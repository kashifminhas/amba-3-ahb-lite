==> flow/design.v <==
module amba_ahb_slave #(
  parameter AW = 32,     
  parameter DW = 32,     
  parameter DE = "BIG",     
  parameter RW = 1,     
  parameter MS = 1024,   
  parameter AM = {10{1'b1}},   
  parameter LW_NS = 0,   
  parameter LW_S  = 0,   
  parameter LR_NS = 0,   
  parameter LR_S  = 0    
)(
  input  wire          hclk,      
  input  wire          hresetn,   
  input  wire          hsel,      
  input  wire [AW-1:0] haddr,     
  input  wire    [1:0] htrans,    
  input  wire          hwrite,    
  input  wire    [2:0] hsize,     
  input  wire    [2:0] hburst,    
  input  wire    [3:0] hprot,     
  input  wire [DW-1:0] hwdata,    
  output wire [DW-1:0] hrdata,    
  output reg           hready,    
  output reg  [RW-1:0] hresp,     
  input  wor           error      
);
localparam SW = DW/8;   
wor           error_req;
assign error_req = 1'b0;
assign error_req = error;           
wire [32-1:0] delay;     
wire [32-1:0] cnt_t;     
reg  [32-1:0] cnt_t_r;   
reg           hsel_r;
reg  [AW-1:0] haddr_r;
reg     [1:0] htrans_r;
reg           hwrite_r;
reg     [2:0] hsize_r;
reg     [2:0] hburst_r;
reg     [2:0] hprot_r;
reg     [7:0] mem [0:MS-1];
genvar i;
wire    [7:0] bytes;
wire [DW-1:0] wdata;     
wire [DW-1:0] rdata;     
wire          trn;       
wire          trn_req;   
wire          trn_ack;   
always @(negedge hresetn, posedge hclk)
if (~hresetn) begin
  htrans_r <= 2'b00;
  for(int i=0;i<1024;i++) mem[i]=i;
end else if (hready) begin
  hsel_r   <= hsel;
  haddr_r  <= haddr;
  htrans_r <= htrans;
  hwrite_r <= hwrite;
  hsize_r  <= hsize;
  hburst_r <= hburst;
  hprot_r  <= hprot;
end
always @(negedge hresetn, posedge hclk)
if (~hresetn) begin
  cnt_t_r <= 0;
  hready  <= 1'b1;
  hresp   <= 1'b0;
end else begin
  cnt_t_r <= cnt_t;
  if (error) begin
    if (hready) begin
      if ((htrans == 2'b00) | (htrans == 2'b01)) begin
        hresp   <= 1'b0;
        hready  <= 1'b1;
      end
      if ((htrans == 2'b10) | (htrans == 2'b11)) begin
        hresp   <= (cnt_t == 0) ? 1'b1 : 1'b0;
        hready  <= 1'b0;
      end
    end else begin
      if ((htrans_r == 2'b10) | (htrans_r == 2'b11)) begin
        if (hresp == 1'b0) begin
          hresp   <= (cnt_t == 0) ? 1'b1 : 1'b0;
        end else begin
          hready  <= 1'b1;
        end
      end
    end
  end else begin
    hresp   <= 1'b0;
    hready  <= (cnt_t == 0);
  end
end
assign delay = htrans[0] ? (hwrite ? LW_S  : LR_S )
                         : (hwrite ? LW_NS : LR_NS);
assign cnt_t = hready ? (htrans[1] & hsel ? delay
                                          : 0)
                      : cnt_t_r - 1;
assign trn_req = ((htrans_r == 2'b10) | (htrans_r == 2'b11)) & hsel_r;
assign trn_ack = hready;
assign trn     = trn_req & trn_ack;
assign bytes = 1 << hsize_r;
generate
  for (i=0; i<SW; i=i+1) begin
    if (DE == "BIG") begin
    end else if (DE == "LITTLE") begin
    end
  end
        assign  wdata  =  hwdata ;
        assign  hrdata =  rdata ;
endgenerate
generate
  for (i=0; i<SW; i=i+1) begin
    always @(posedge hclk) begin
      if (trn & (hresp == 1'b0) & hwrite_r) begin
        if (((haddr_r&AM)%SW <= i) & (i < ((haddr_r&AM)%SW + bytes)))  mem [(haddr_r&AM)/SW*SW+i] <= wdata [8*i+:8];
      end
    end
  end
endgenerate
generate
  for (i=0; i<SW; i=i+1) begin
    assign rdata [8*i+:8] = ((trn & (hresp == 1'b0) & ~hwrite_r) & ((haddr_r&AM)%SW <= i) & (i < ((haddr_r&AM)%SW + bytes))) ? mem [(haddr_r&AM)/SW*SW+i] : 8'hxx;
  end
endgenerate
endmodule
---- Step by step through the tools: amba_ahb_slave ----
What the tools print for amba_ahb_slave, step after step.
Lines are those of the file above, counted from 1.
Cell names lack the library's common part.
A cell with - has no value.
inputs
  design top .............................. amba_ahb_slave
  clock ................................... hclk
  library ................................. sky130hd
  timing corner ........................... tt_025C_1v80

---- Word level ----
Yosys after proc, flatten, opt, wreduce and memory -nomap, before mapping. Print and check cells are not counted. Equal cells are merged and count once.
storage and ports
  bits in registers ....................... 51
  bits of input ports ..................... 81
  output and inout port bits .............. 34
  elaborated cells ........................ 4231
cells by class
  add/subtract/negate cells ............... 5
  $lt $le $gt $ge ......................... 8
  equality and inequality tests ........... 3331
  shift-type cells ........................ 1
  mux-type cells .......................... 21
  bitwise gates (word level) .............. 17
  reduce/logical cells .................... 840
operators by type and width
  cell                                                             count
  10-bit equality test with constant B                             1536
  10-bit by 9-bit equality test with 1-bit output with constant B  768
  8-bit parallel mux with 256-bit select                           3
  10-bit by 8-bit equality test with 1-bit output with constant B  384
  4-bit OR reduction                                               832
  10-bit by 7-bit equality test with 1-bit output with constant B  192
  8-bit equality test with constant B                              128
  10-bit by 6-bit equality test with 1-bit output with constant B  96
  8-bit by 7-bit equality test with 1-bit output with constant B   64
  8-bit parallel mux with 64-bit select                            1
  10-bit by 5-bit equality test with 1-bit output with constant B  48
  8-bit by 6-bit equality test with 1-bit output with constant B   32
  10-bit by 4-bit equality test with 1-bit output with constant B  24
  8-bit by 5-bit equality test with 1-bit output with constant B   16
  10-bit by 3-bit equality test with 1-bit output with constant B  12
  1-bit by 32-bit < comparator with 1-bit output with constant A   2
  8-bit by 4-bit equality test with 1-bit output with constant B   8
  10-bit by 2-bit equality test with 1-bit output with constant B  6
  10-bit logical NOT                                               4
  2-bit by 32-bit < comparator with 1-bit output with constant A   1
  32-bit by 1-bit subtractor with 32-bit output with constant B    1
  32-bit logical NOT                                               1
  8-bit by 3-bit equality test with 1-bit output with constant B   4
  32-bit two-way mux                                               1
  8-bit two-way mux                                                4
  10-bit by 1-bit equality test with 1-bit output with constant B  3
  10-bit by 2-bit adder with 10-bit output with constant B         2
  8-bit by 2-bit equality test with 1-bit output with constant B   2
Other operator kinds: 17; their cells: 48.

---- Depth ----
Depth = most cells in a row (Yosys ltp): at word level without a register or memory, in the mapped netlist without a sequential cell, where the memories' decode and read muxes count.
depth
  depth in word-level cells ............... 9
  ABC_AREA ................................ 0
  gate-level depth with buffers ........... 10

---- Synthesis result ----
The flow's flattened synthesis, as Yosys stat reports it; memories are mapped. The netlist is that of the ABC_AREA named above (0 if unset); the other value can give another one.
Totals and module areas in this step are rounded.
mapped netlist
  mapped cells ............................ 246
  cell area after synthesis ............... 0.00235 mm^2
  sequential part of the area ............. 0.00106 mm^2
  mapped flip-flops ....................... 41
  buffers ................................. 40
cell types
  cell type  count  total area (um^2)
  dfrtp_1    34     850.816
  edfxtp_1   6      180.173
  buf_4      20     150.144
  xnor2_1    16     140.134
  nor2_1     35     131.376
  xor2_1     9      78.826
  or3_1      12     75.072
  clkbuf_1   15     56.304
  nor3_1     8      40.038
  nor4_1     6      37.536
  or4_1      5      37.536
  nand3_1    6      30.029
  dfstp_2    1      26.275
  nand2_1    7      26.275
  a21oi_1    5      25.024
  o21ai_0    5      25.024
  nor4_4     1      21.27
  or4b_1     2      20.019
Not listed: further types 36, cells in them 53.

---- Timing after synthesis ----
Path of least setup slack by OpenSTA after synthesis, without wires, with an ideal clock, recovery checks aside; 20% of the period is set as input and as output delay. Where synthesis merged equal registers, the netlist keeps one of their names.
path after synthesis
  path kind ............................... register -> register
  start ................................... register cnt_t_r[0]
  end ..................................... register hresp
  clock period ............................ 4.87 ns
  setup time .............................. 0.095 ns
  time at the first pin ................... 0.000 ns
  arrival time ............................ 2.859 ns
  slack ................................... 1.916 ns
  path delay .............................. 2.954 ns
  driving pins on the path ................ 11
  path buffers ............................ 1
  synthesis period reached ................ 2.954 ns
"path delay" = arrival - input delay + setup time.
"driving pins on the path": output pins that drive a net of the path, with the launching flip-flop's if there is one; two outputs of one cell count as two.
"synthesis period reached" is the clock period less the worst setup slack; recovery checks do not enter. This is arithmetic on one report: input and output delays are still those of the set period (20% each).
The rows between start and end are the longest chain of elaborated cells between them; the timing report does not say that the signal goes this way. Where chains are equally long, one stands for them.
Each line given opens the expression or statement behind the cell; cells for indexed reads and writes are added by Yosys, which also makes memories of some case tables.
At most two assigning lines are given for a register; there are more.
between the ends, after synthesis
  cells stage by stage .................... dfrtp_1 -> inv_1 -> ha_1 -> or4b_1 -> buf_2 -> or4_1 -> nor3_1 -> mux2_1 -> nor3_1 -> o2111ai_1 -> o31ai_1
  cells in the longest elaborated chain ... 8
  elaborated cells on any way between the ends .. 9
  classes of those cells .................. 1 x add/sub; 7 x mux; 1 x reduce/logical
ends and longest elaborated chain, after synthesis
  element                                        line  text
  from (decl)                                    34    reg  [32-1:0] cnt_t_r;
  from (assign)                                  65    cnt_t_r <= 0;
  from (assign)                                  69    cnt_t_r <= cnt_t;
  32-bit by 1-bit subtractor with 32-bit output  98    : cnt_t_r - 1;
  32-bit two-way mux                             96    assign cnt_t = hready ? (htrans[1] & hsel ? delay
  32-bit logical NOT                             83    hresp   <= (cnt_t == 0) ? 1'b1 : 1'b0;
  1-bit two-way mux                              83
  1-bit two-way mux                              82    if (hresp == 1'b0) begin
  1-bit two-way mux                              81    if ((htrans_r == 2'b10) | (htrans_r == 2'b11)) begin
  1-bit two-way mux                              71    if (hready) begin
  1-bit two-way mux                              70    if (error) begin
  to (assign)                                    77    hresp   <= (cnt_t == 0) ? 1'b1 : 1'b0;
  to (assign)                                    83
  to (decl)                                      25    output reg  [RW-1:0] hresp,
Some nets on the timed path still bear RTL names; the line given drives or declares the net.
named nets, after synthesis
  signal     line
  cnt_t[30]  96

---- Worst path after layout ----
Path of least setup slack in the final report of job 1 (OpenROAD, finished layout, wires in). Where an end is a register, its clock arrival counts in the times.
path after layout
  path kind ............................... register -> register
  start ................................... register cnt_t_r[0]
  end ..................................... register hresp
  clock period ............................ 5.07 ns
  setup time .............................. 0.09 ns
  time at the first pin ................... 0.30 ns
  arrival time ............................ 3.84 ns
  slack ................................... 1.44 ns
  driving pins on the path ................ 10
  path buffers ............................ 0
The rows between start and end are the longest chain of elaborated cells between them; the timing report does not say that the signal goes this way. Where chains are equally long, one stands for them.
At most two assigning lines are given for a register; there are more.
between the ends, after layout
  cells stage by stage .................... dfrtp_1 -> inv_1 -> ha_1 -> or4b_1 -> or4_4 -> nor4_2 -> xnor2_1 -> nor4bb_1 -> o2111ai_1 -> o31ai_1
  cells in the longest elaborated chain ... 8
  elaborated cells on any way between the ends .. 9
  classes of those cells .................. 1 x add/sub; 7 x mux; 1 x reduce/logical
ends and longest elaborated chain, after layout
  element                                        line  text
  from (decl)                                    34    reg  [32-1:0] cnt_t_r;
  from (assign)                                  65    cnt_t_r <= 0;
  from (assign)                                  69    cnt_t_r <= cnt_t;
  32-bit by 1-bit subtractor with 32-bit output  98    : cnt_t_r - 1;
  32-bit two-way mux                             96    assign cnt_t = hready ? (htrans[1] & hsel ? delay
  32-bit logical NOT                             83    hresp   <= (cnt_t == 0) ? 1'b1 : 1'b0;
  1-bit two-way mux                              83
  1-bit two-way mux                              82    if (hresp == 1'b0) begin
  1-bit two-way mux                              81    if ((htrans_r == 2'b10) | (htrans_r == 2'b11)) begin
  1-bit two-way mux                              71    if (hready) begin
  1-bit two-way mux                              70    if (error) begin
  to (assign)                                    77    hresp   <= (cnt_t == 0) ? 1'b1 : 1'b0;
  to (assign)                                    83
  to (decl)                                      25    output reg  [RW-1:0] hresp,

amba_ahb_slave through Yosys and OpenROAD on sky130hd: 2 stored runs, unordered, with their settings and measured results. The constraints put input and output delay at 20% of the set period each and load the outputs with 0.01 pF.
"clock period achieved" = clock period - worst setup slack. The figure is calculated, with input and output delays left at 20% of the set period.
By "allowed time less slack (worst setup path)" is meant the share of the clock period that the worst setup path is allowed (20% is reserved at inputs, 20% at outputs), minus its slack. Clock arrival times at its registers enter into it.
By "total design power" is meant OpenSTA's value without simulated activity: inputs other than the clock are taken to toggle once in ten clock periods, and the tool carries that through the logic.
The measured numbers are rounded.

---- job 1 ----
settings
  period_ns = 5.07
  CORE_UTILIZATION = 72
  SETUP_SLACK_MARGIN = -0.36
  CORE_ASPECT_RATIO = 0.82
  TNS_END_PERCENT = 35
  ABC_AREA = 0
  MIN_ROUTING_LAYER = met2
  CAP_MARGIN = 20
  CORE_MARGIN = 2
  SLEW_MARGIN = 20
results
  Yosys chip area after synthesis ......... 0.00235 mm^2
  die area ................................ 0.00373 mm^2
  final utilization ....................... 87.1 %
  setup slack of the critical path ........ 1.44 ns
  total negative slack on setup checks .... 0.000 ns
  lowest hold slack ....................... 0.551 ns
  total design power ...................... 1.22 mW
  clock period achieved ................... 3.627 ns
  allowed time less slack (worst setup path) .. 3.63 ns
  type of the worst setup path ............ register -> register

---- job 2 ----
settings
  period_ns = 1.99
  CORE_UTILIZATION = 70
  SETUP_SLACK_MARGIN = 0.25
  PLACE_DENSITY_LB_ADDON = 0.18
  CORE_ASPECT_RATIO = 1.98
  GPL_ROUTABILITY_DRIVEN = 0
  CAP_MARGIN = 10
  MIN_ROUTING_LAYER = met1
  CORE_MARGIN = 2
  SLEW_MARGIN = 20
results
  incomplete, clock tree synthesis halted on DPL-0038
